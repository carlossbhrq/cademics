==> flow/design.v <==
module memory #(
    parameter integer AWIDTH = 5,
    parameter integer DWIDTH = 8
) (
  input wire [AWIDTH-1:0] addr,
  input wire               clk,
  input wire                wr,
  input wire                rd,
  inout wire [DWIDTH-1:0] data
);
  reg [DWIDTH-1:0] array [0:(2**AWIDTH)-1];
  always @(posedge clk)
    begin
       if (wr)
         array[addr]=data;
    end
  assign data = (rd) ? array[addr] : {DWIDTH{1'bZ}};
endmodule 
* From RTL to reports: memory
Tool output for the design above, in the order of the flow. Line numbers count from 1 in the design file above. Operators: Yosys type, input widths -> output width; for muxes data width and select width s. Cell names lack the library's common part. A cell with -- has no value.
Set-up: top memory, clock clk, library sky130hd, corner tt_025C_1v80

* Word level
Counts by Yosys on the flattened word-level netlist (proc, flatten, opt, wreduce; memories kept). Register bits leave out memories and registers merged into their read ports (data or address); mux counts leave out enables and synchronous resets folded into registers. Print and check cells are left out. Cells with the same type and inputs are merged into one. Yosys's memory passes give these memory sizes; they may raise the number of words (mostly to a power of two), join words into wider ones and drop unused or constant bits.
Bit counts: elaborated cells 5, bits in writable memories 256, output and inout bits 8, input port bits 8, memory cells 1, register bits after elaboration 0
Operators by class: multiplexer cells 4
Memories:
- array | words 32, bits a word 8, read ports 1, wr ports 1, line 11 | reg [DWIDTH-1:0] array [0:(2**AWIDTH)-1];
Operators with widths (count):
- $mux 8 | 2
- $mux 5 | 1
- $mux 1 | 1

* Longest topological paths
Longest topological path by Yosys (ltp), each cell counted once; first at word level (registers and memories cut), then after technology mapping (sequential cells cut; the memories' decode and read muxes count).
Logic depth: depth in word-level cells 2, ABC_AREA 0, gate-level depth with buffers 7, gate-level depth less buffers 4

* Netlist
Source: synth_stat.txt of the flow (Yosys; design flattened, memories mapped). It holds for the ABC_AREA given above (unset counts as 0); a run with the other value may have another netlist.
Mapped netlist: standard cells after synthesis 568, buffers 35, flip-flops 256, synthesis area 10045.9 um^2, area of sequential cells 7687.4 um^2
Cells by type:
- edfxtp_1 | count 256, area in all 7.69E+03 um^2
- mux2i_1 | count 128, area in all 1.28E+03 um^2
- o22ai_1 | count 63, area in all 394.128 um^2
- buf_2 | count 22, area in all 110.106 um^2
- nor2_1 | count 29, area in all 108.854 um^2
- nor4_1 | count 16, area in all 100.096 um^2
- nand4bb_1 | count 5, area in all 56.304 um^2
- or4b_1 | count 4, area in all 40.038 um^2
- nand2_1 | count 10, area in all 37.536 um^2
- nand4b_1 | count 4, area in all 35.034 um^2
- clkbuf_1 | count 8, area in all 30.029 um^2
- nand3b_1 | count 4, area in all 30.029 um^2
- or3b_2 | count 3, area in all 26.275 um^2
- buf_6 | count 2, area in all 22.522 um^2
- nor3_1 | count 4, area in all 20.019 um^2
- o22ai_2 | count 1, area in all 12.512 um^2
- or4bb_1 | count 1, area in all 11.261 um^2
- nand3_1 | count 2, area in all 10.01 um^2
Other cell types: 5; their cells: 6.

* Timing after synthesis
Path of least setup slack by OpenSTA after synthesis, without wires, with an ideal clock, recovery checks aside; 20% of the period is set as input and as output delay. Where synthesis merged equal registers, the netlist keeps one of their names.
Path after synthesis: path type input to output, start point in addr[1], end point out data[1], slack 0.829 ns, clock period 3.96 ns, stages on the path 7, buffers on the path 3, required time 3.168 ns, output delay 0.792 ns, time at the first pin 0.792 ns, arrival 2.339 ns, external input delay 0.792 ns, delay of the path 1.547 ns, synthesis period reached 3.131 ns
"delay of the path" = arrival - input delay + setup time. A path that ends at an output port has no setup time. "stages on the path" counts driving pins, that of a launching flip-flop among them; a cell with two outputs on the path counts twice. "synthesis period reached" is the clock period less the worst setup slack; recovery checks do not enter. This is arithmetic on one report: input and output delays are still those of the set period (20% each). Between the ends stands the longest chain of elaborated cells between them, by number of cells; it is not shown to be the way that was timed. Of several equally long chains one is given. A line is the first line of the expression or statement that the cell stems from. Yosys adds cells for indexed reads and writes and turns some case tables into memories. A memory read counts as a cell of the chain, while the word-level depth stops at memories.
On the way, after synthesis: cells stage by stage clkbuf_1 -> buf_2 -> buf_2 -> mux2i_1 -> o22ai_1 -> nor4_1 -> nand2_1, length of the longest elaborated chain 2, elaborated cells between the ends (all ways) 2, RTL lines with such cells 2, those cells by class 1 x mux; 1 x memory
Ends and longest elaborated chain, after synthesis:
- from (decl) | line 5 | input wire [AWIDTH-1:0] addr,
- $mem_v2 32x8 | line 11 | reg [DWIDTH-1:0] array [0:(2**AWIDTH)-1];
- $mux 8 | line 17 | assign data = (rd) ? array[addr] : {DWIDTH{1'bZ}};
- to (decl) | line 9 | inout wire [DWIDTH-1:0] data

* Path in the finished layout
From the final timing report of record 1: the path of least setup slack in the routed layout; clock arrival at registers is part of the times.
Path after layout: path type register to output, start point mem array[0][5], end point out data[5], time at the first pin 0.55 ns, arrival 1.93 ns, stages on the path 5, output delay 0.40 ns, clock period 2.02 ns, slack -0.31 ns, buffers on the path 0, required time 1.62 ns
Between the ends stands the longest chain of elaborated cells between them, by number of cells; it is not shown to be the way that was timed. Of several equally long chains one is given. A memory read counts as a cell of the chain, while the word-level depth stops at memories.
On the way, after layout: cells stage by stage edfxtp_1 -> mux2i_2 -> o22ai_2 -> nor4_4 -> nand2_4, length of the longest elaborated chain 2, elaborated cells between the ends (all ways) 2, RTL lines with such cells 2, those cells by class 1 x mux; 1 x memory
Ends and longest elaborated chain, after layout:
- from (decl) | line 11 | reg [DWIDTH-1:0] array [0:(2**AWIDTH)-1];
- $mem_v2 32x8 | line 11
- $mux 8 | line 17 | assign data = (rd) ? array[addr] : {DWIDTH{1'bZ}};
- to (decl) | line 9 | inout wire [DWIDTH-1:0] data

Appendix: measured runs

Measured data: module memory, platform sky130hd, 2 stored runs of the flow under differing settings, order arbitrary. Input and output delays are each 20% of the period that was set; the output load is 0.01 pF.
"reached clock period" = clock period - worst setup slack. The figure is calculated, with input and output delays left at 20% of the set period.
By "time of the worst setup path" is meant the share of the clock period that the worst setup path is allowed (20% is reserved at inputs, 20% at outputs), minus its slack. Clock arrival times at its registers enter into it.
By "total power after layout" is meant OpenSTA's value without simulated activity: inputs other than the clock are taken to toggle once in ten clock periods, and the tool carries that through the logic.

* Record 1 | settings: period_ns 2.02; CORE_UTILIZATION 31; SETUP_SLACK_MARGIN -0.19; PLACE_DENSITY_LB_ADDON 0.2; HOLD_SLACK_MARGIN 0.02; CELL_PAD_IN_SITES_GLOBAL_PLACEMENT 2; TNS_END_PERCENT 40; CAP_MARGIN 20; CORE_MARGIN 2; SLEW_MARGIN 20 | results: total negative slack -2.147 ns; worst hold slack in the final report -0.048 ns; smallest setup slack -0.312 ns; full die area 33861.5 um^2; standard-cell area after layout 13894.6 um^2; final design utilization 43.8 %; time of the worst setup path 1.93 ns; worst setup path kind register to output; reached clock period 2.332 ns; Yosys chip area after synthesis 10045.9 um^2; total power after layout 11420 µW
* Record 2 | settings: period_ns 1.66; CAP_MARGIN 20; CORE_MARGIN 2; CORE_UTILIZATION 40; SLEW_MARGIN 20 | results: total negative slack -56.338 ns; worst hold slack in the final report -0.096 ns; smallest setup slack -0.725 ns; full die area 26398.1 um^2; standard-cell area after layout 14084.8 um^2; final design utilization 57.6 %; time of the worst setup path 2.05 ns; worst setup path kind register to output; reached clock period 2.385 ns; Yosys chip area after synthesis 10045.9 um^2; total power after layout 14786 µW
