==> flow/design.v <==
module rcvr
(
  input  wire      clock   ,
  input  wire      reset   ,
  input  wire      data_in ,
  input  wire      reading ,
  output reg       ready   ,
  output reg       overrun ,
  output reg [7:0] data_out
);
  localparam [7:0] MATCH = 8'hA5 ;  
  reg [3:0] state ;
  localparam [3:0] HEAD1=4'b0000, HEAD2=4'b0001, HEAD3=4'b0011, HEAD4=4'b0010,
                   HEAD5=4'b0110, HEAD6=4'b0111, HEAD7=4'b0101, HEAD8=4'b0100,
                   BODY1=4'b1100, BODY2=4'b1101, BODY3=4'b1111, BODY4=4'b1110,
                   BODY5=4'b1010, BODY6=4'b1011, BODY7=4'b1001, BODY8=4'b1000;
  reg [6:0] body_reg ;
  always @(posedge clock)
    if (reset) 
      begin
        state <= HEAD1;
        ready <= 1'b0;
        overrun <= 1'b0;
      end
    else 
    begin
        case ( state )
          HEAD1: state <= (data_in)  ? HEAD2 : HEAD1;
          HEAD2: state <= (!data_in) ? HEAD3 : HEAD2;
          HEAD3: state <= (data_in)  ? HEAD4 : HEAD1;
          HEAD4: state <= (!data_in) ? HEAD5 : HEAD2;
          HEAD5: state <= (!data_in) ? HEAD6 : HEAD4; 
          HEAD6: state <= (data_in)  ? HEAD7 : HEAD1; 
          HEAD7: state <= (!data_in) ? HEAD8 : HEAD2;
          HEAD8: state <= (data_in)  ? BODY1 : HEAD1;
          BODY1: state <= BODY2;
          BODY2: state <= BODY3;
          BODY3: state <= BODY4;
          BODY4: state <= BODY5;
          BODY5: state <= BODY6;
          BODY6: state <= BODY7;
          BODY7: state <= BODY8;
          BODY8: state <= HEAD1;
        endcase
        if (state==BODY1 || state==BODY2 || state==BODY3 || state==BODY4 || 
            state==BODY5 || state==BODY6 || state==BODY7 || state==BODY8 )
          body_reg <= {body_reg, data_in};
        if (state==BODY8)
          data_out <= {body_reg, data_in};
        if (state==BODY8)
          ready <= 1'b1;
        else if (reading)
          ready <= 1'b0;
        if (reading)
          overrun <= 1'b0;
        else if (state==BODY8 && ready)
          overrun <= 1'b1; 
      end
endmodule
Reports on rcvr
The steps from the RTL of rcvr to its reports follow in flow order.
Lines are those of the file above, counted from 1.
Cell names lack the library's common part.
A cell with n/a has no value.

inputs
  design top = rcvr
  clock port = clock
  library = sky130hd
  timing corner = tt_025C_1v80

Word-level counts
Yosys after proc, flatten, opt, wreduce and memory -nomap, before mapping. Memory bits, and registers merged into a memory's read port (data or address), are not among the register bits. Print and check cells are not counted. Equal cells are merged and count once.

word-level totals
  memory cells = 0
  ROM bits = 0
  register bits after elaboration = 21
  RAM bits = 0
  bits of input ports = 4
  bits in latches = 0
  output and inout bits = 10
  word width x clocked read ports = 0

cells by class
  eq/ne operators = 15
  mux-type cells = 11
  div/mod/pow operators = 0
  bitwise gates (word level) = 1
  order comparisons = 0
  $mul = 0
  add/sub/neg operators = 0
  shift operators = 0
  reduce/logical cells = 13

operators with widths
  operator                                                                count
  4-bit parallel mux with 16-bit select                                   1
  4-bit equality test (second input constant)                             8
  4-bit by 3-bit equality test with 1-bit output (second input constant)  4
  3-bit two-way mux                                                       4
  4-bit by 2-bit equality test with 1-bit output (second input constant)  2
  1-bit logical OR                                                        7
  2-bit AND reduction                                                     2
  4-bit by 1-bit equality test with 1-bit output (second input constant)  1
  4-bit logical NOT                                                       1
  4-bit two-way mux                                                       1
  2-bit two-way mux                                                       2
  1-bit two-way mux                                                       3
  2-bit nonzero test                                                      1
  2-bit OR reduction                                                      1
  1-bit logical AND                                                       1
  1-bit inverter                                                          1

Logic depth
Longest topological path by Yosys (ltp), each cell counted once; first at word level (registers and memories cut), then after technology mapping (sequential cells cut; the memories' decode and read muxes count).

logic depth
  word-level depth = 9
  ABC_AREA = 0
  gate-level depth with buffers = 3

Mapped cells and area
The flow's flattened synthesis, as Yosys stat reports it; memories are mapped. The netlist is that of the ABC_AREA named above (0 if unset); the other value can give another one.
The area totals of this step are shown rounded.

mapped netlist
  synthesis area = 0.00102 mm^2
  cells in the netlist = 67
  flip-flops = 33
  area of sequential cells = 0.000811 mm^2

cell types
  type      count
  edfxtp_1  15
  dfxtp_1   18
  nor2b_1   7
  nor2_1    8
  and2_1    4
  nor4_2    2
  a21oi_1   3
  nand2b_4  1
  nor4_1    2
  buf_6     1
  inv_1     3
  nor3_2    1
  o21ai_2   1
  nand2b_1  1

Worst setup path after synthesis
OpenSTA on the mapped netlist: ideal clock, no wires. The path of least setup slack (recovery checks aside). Input and output delay are each 20% of the period. Register names are those of the netlist, which keeps one name where synthesis merged equal registers.

timing path post-synthesis
  path kind = register to register
  from = reg state
  to = reg body_reg[0]
  path slack = -0.077 ns
  arrival time = 0.834 ns
  stages on the path = 3
  path buffers = 0
  period = 1.13 ns
  setup time = 0.373 ns
  launch time at the first pin = 0.000 ns
  path delay = 1.207 ns
  synthesis period reached = 1.207 ns

"path delay" = arrival - input delay + setup time.
"stages on the path" counts driving pins, that of a launching flip-flop among them; a cell with two outputs on the path counts twice.
"synthesis period reached" is the clock period less the worst setup slack; recovery checks do not enter. This is arithmetic on one report: input and output delays are still those of the set period (20% each).
An end named without its bit number is one bit of that signal or, where synthesis recoded a state register, one of its new flip-flops.
A register here has more assigning lines than the two given.

on the way, post-synthesis
  cell sequence = dfxtp_1 nor4_2 a21oi_1

RTL lines, path post-synthesis
  element          line  source
  start, declared  12    reg [3:0] state ;
  start, assigned  28    HEAD1: state <= (data_in)  ? HEAD2 : HEAD1;
  start, assigned  29    HEAD2: state <= (!data_in) ? HEAD3 : HEAD2;
  end, assigned    47    body_reg <= {body_reg, data_in};
  end, declared    17    reg [6:0] body_reg ;

No chain of elaborated cells between the ends is given.

Path in the finished layout
From the final timing report of run 2: the path of least setup slack in the routed layout; clock arrival at registers is part of the times.

timing path post-layout
  path kind = register to output
  from = reg data_out[2]
  to = out data_out[2]
  stages on the path = 2
  output delay = 0.21 ns
  path slack = -0.05 ns
  period = 1.06 ns
  path buffers = 1
  launch time at the first pin = 0.33 ns
  arrival time = 0.90 ns

on the way, post-layout
  cell sequence = edfxtp_1 buf_2
  length of the longest elaborated chain = 0
  elaborated cells between the ends (all ways) = 0
  RTL lines with such cells = 0

RTL lines, path post-layout
  element          line  source
  start, declared  9     output reg [7:0] data_out
  start, assigned  49    data_out <= {body_reg, data_in};
  end, declared    9

Appendix: measured runs

Record of 2 stored runs of the RTL-to-layout flow on rcvr, platform sky130hd. The runs are unordered. Constraints: input delay and output delay 20% of the set period each, output load 0.01 pF.
"period reached" = clock period - worst setup slack. The figure is calculated, with input and output delays left at 20% of the set period.
"power consumption" rests on the timing tool's default activity at the inputs, not on a simulated workload.
Measured values are rounded.
Settings: n/a = not set for that run.
Among the results, n/a means that no value is shown for the run.

name                                run 1  run 2
period_ns                           1.52   1.06
CORE_UTILIZATION                    60     66
SETUP_SLACK_MARGIN                  0.45   n/a
PLACE_DENSITY_LB_ADDON              0.02   n/a
CORE_MARGIN                         6      6
CELL_PAD_IN_SITES_DETAIL_PLACEMENT  2      n/a
CAP_MARGIN                          20     20
SLEW_MARGIN                         20     20
PLACE_DENSITY                       n/a    0.89
CTS_CLUSTER_SIZE                    n/a    53
MIN_ROUTING_LAYER                   n/a    met2
MAX_ROUTING_LAYER                   n/a    met4
post-synthesis cell area (mm^2)     n/a    0.00102
worst hold slack after layout (ns)  n/a    0.433
die footprint (mm^2)                n/a    0.00264
power consumption (mW)              n/a    2.14
period reached (ns)                 n/a    1.110
setup slack of the worst path (ns)  n/a    -0.050
final utilization (%)               n/a    95.0

Run 1: did not finish, placement stopped with DPL-0033
